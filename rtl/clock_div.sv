==> flow/design.v <==
module Clock_Div
	#(parameter SIZE = 36)	 
	(
		input logic CLK_in,
		output logic [SIZE:0] CLKS_out
	);
	logic [SIZE:1] Counter;
	initial Counter = 'd0;
	always_ff @(posedge CLK_in)
		Counter <= Counter + 1;
	assign CLKS_out = {Counter, CLK_in};
endmodule  
## Reports on Clock_Div

Tool output for the design above, in the order of the flow.
Lines are those of the file above, counted from 1.
Library cell names are shortened.
Not given: --

- Top: Clock_Div
- Clock input: CLK_in
- Standard-cell library: sky130hd
- Timing corner: tt_025C_1v80

## Word level

Yosys after proc, flatten, opt, wreduce and memory -nomap, before mapping. Enables and synchronous resets that opt folds into registers are not counted as muxes. Memory bits, and registers merged into a memory's read port (data or address), are not among the register bits. Print and check cells are not counted. Equal cells are merged and count once.

- Memories: 0
- Elaborated cells: 2
- Latch bits: 0
- Memory bits (read-only): 0
- Memory bits (writable): 0
- Word width x clocked read ports: 0
- Input bits: 1
- Output and inout port bits: 37
- Bits in registers: 36

- Equal/unequal tests: 0
- $mul: 0
- Order comparisons: 0
- Shift operators: 0
- Add/subtract/negate cells: 1
- Bitwise gates (word level): 0
- Div/mod/pow operators: 0
- Mux-type cells: 0
- Reduce/logical cells: 0

Operators by type and width:

| cell | count |
|---|---|
| adder 36 x 1 -> 36 bit (second input constant) | 1 |

## Longest topological paths

Depth = most cells in a row (Yosys ltp): at word level without a register or memory, in the mapped netlist without a sequential cell, where the memories' decode and read muxes count.

- Depth in word-level cells: 1
- ABC_AREA: 0
- Gate-level depth with buffers: 5
- Gate-level depth less buffers: 5

## Synthesis result

Yosys stat after the flow's synthesis: flattened, memories mapped to cells. It holds for the ABC_AREA given above (unset counts as 0); a run with the other value may have another netlist.
Totals and module areas in this step are rounded.

Cells by type:

| cell | count | total area (sq um) |
|---|---|---|
| dfxtp_1 | 36 | 720.691 |
| xnor2_1 | 26 | 227.718 |
| nand4_1 | 17 | 106.352 |
| xor2_1 | 8 | 70.067 |
| nand2_1 | 16 | 60.058 |
| nor4_4 | 2 | 42.541 |
| nor2_1 | 9 | 33.782 |
| nand3_1 | 6 | 30.029 |
| nand3_2 | 3 | 30.029 |
| nor4_1 | 3 | 18.768 |
| nand3_4 | 1 | 17.517 |
| buf_4 | 2 | 15.014 |
| nor3_1 | 3 | 15.014 |
| and3_1 | 2 | 12.512 |
| ha_1 | 1 | 12.512 |
| inv_1 | 3 | 11.261 |
| and4_2 | 1 | 10.01 |
| and4_1 | 1 | 8.758 |

Other cell types: 3; their cells: 3.

- Mapped area: 0.001463 sq mm
- Area of sequential cells: 0.0007207 sq mm
- Flip-flops: 36
- Standard cells after synthesis: 143
- Buffer cells: 2

Module Clock_Div, platform sky130hd: 2 stored runs of the flow (Yosys, OpenROAD) with differing settings, in no particular order. Input and output delays are each 20% of the period that was set; the output load is 0.01 pF.
"time of the worst setup path": the worst setup path's part of the clock period (all of it between registers, 20% less for each end at a port) less its slack. A launch clock that arrives late makes it longer, a capture clock that arrives late makes it shorter.
"power" is the tool's figure for a default switching activity; nothing was simulated.
Values from the reports are rounded here.

### Flow run A

Settings: `period_ns=2.85`, `CORE_UTILIZATION=22`, `SETUP_SLACK_MARGIN=-0.06`, `PLACE_DENSITY=0.8`, `CORE_MARGIN=6`, `CELL_PAD_IN_SITES_DETAIL_PLACEMENT=2`, `CTS_CLUSTER_SIZE=15`, `CTS_CLUSTER_DIAMETER=302`, `CAP_MARGIN=35`, `SLEW_MARGIN=20`

- Post-layout utilization: 32.2%
- Area inside the die boundary: 0.008749 sq mm
- Standard-cell area of the final layout: 0.002053 sq mm
- Power: 1033 uW
- Worst hold slack in the final report: 0.441 ns
- Sum of negative setup slack: 0.000 ns
- Setup slack of the critical path: 0.163 ns
- Netlist area reported by Yosys: 0.001463 sq mm

### Flow run B

Settings: `period_ns=1.5`, `CORE_UTILIZATION=27`, `SETUP_SLACK_MARGIN=0.28`, `PLACE_DENSITY_LB_ADDON=0.11`, `CORE_ASPECT_RATIO=0.8`, `CORE_MARGIN=10`, `CELL_PAD_IN_SITES_GLOBAL_PLACEMENT=3`, `CELL_PAD_IN_SITES_DETAIL_PLACEMENT=1`, `CTS_CLUSTER_SIZE=57`, `CTS_CLUSTER_DIAMETER=87`, `SLEW_MARGIN=10`, `MIN_ROUTING_LAYER=met1`, `CAP_MARGIN=20`

- Post-layout utilization: 51.9%
- Time of the worst setup path: 1.42 ns
- Critical path type: register to register
- Area inside the die boundary: 0.00878 sq mm
- Standard-cell area of the final layout: 0.002659 sq mm
- Power: 2028 uW
- Worst hold slack in the final report: 0.429 ns
- Sum of negative setup slack: 0.000 ns
- Setup slack of the critical path: 0.085 ns
- Netlist area reported by Yosys: 0.001463 sq mm
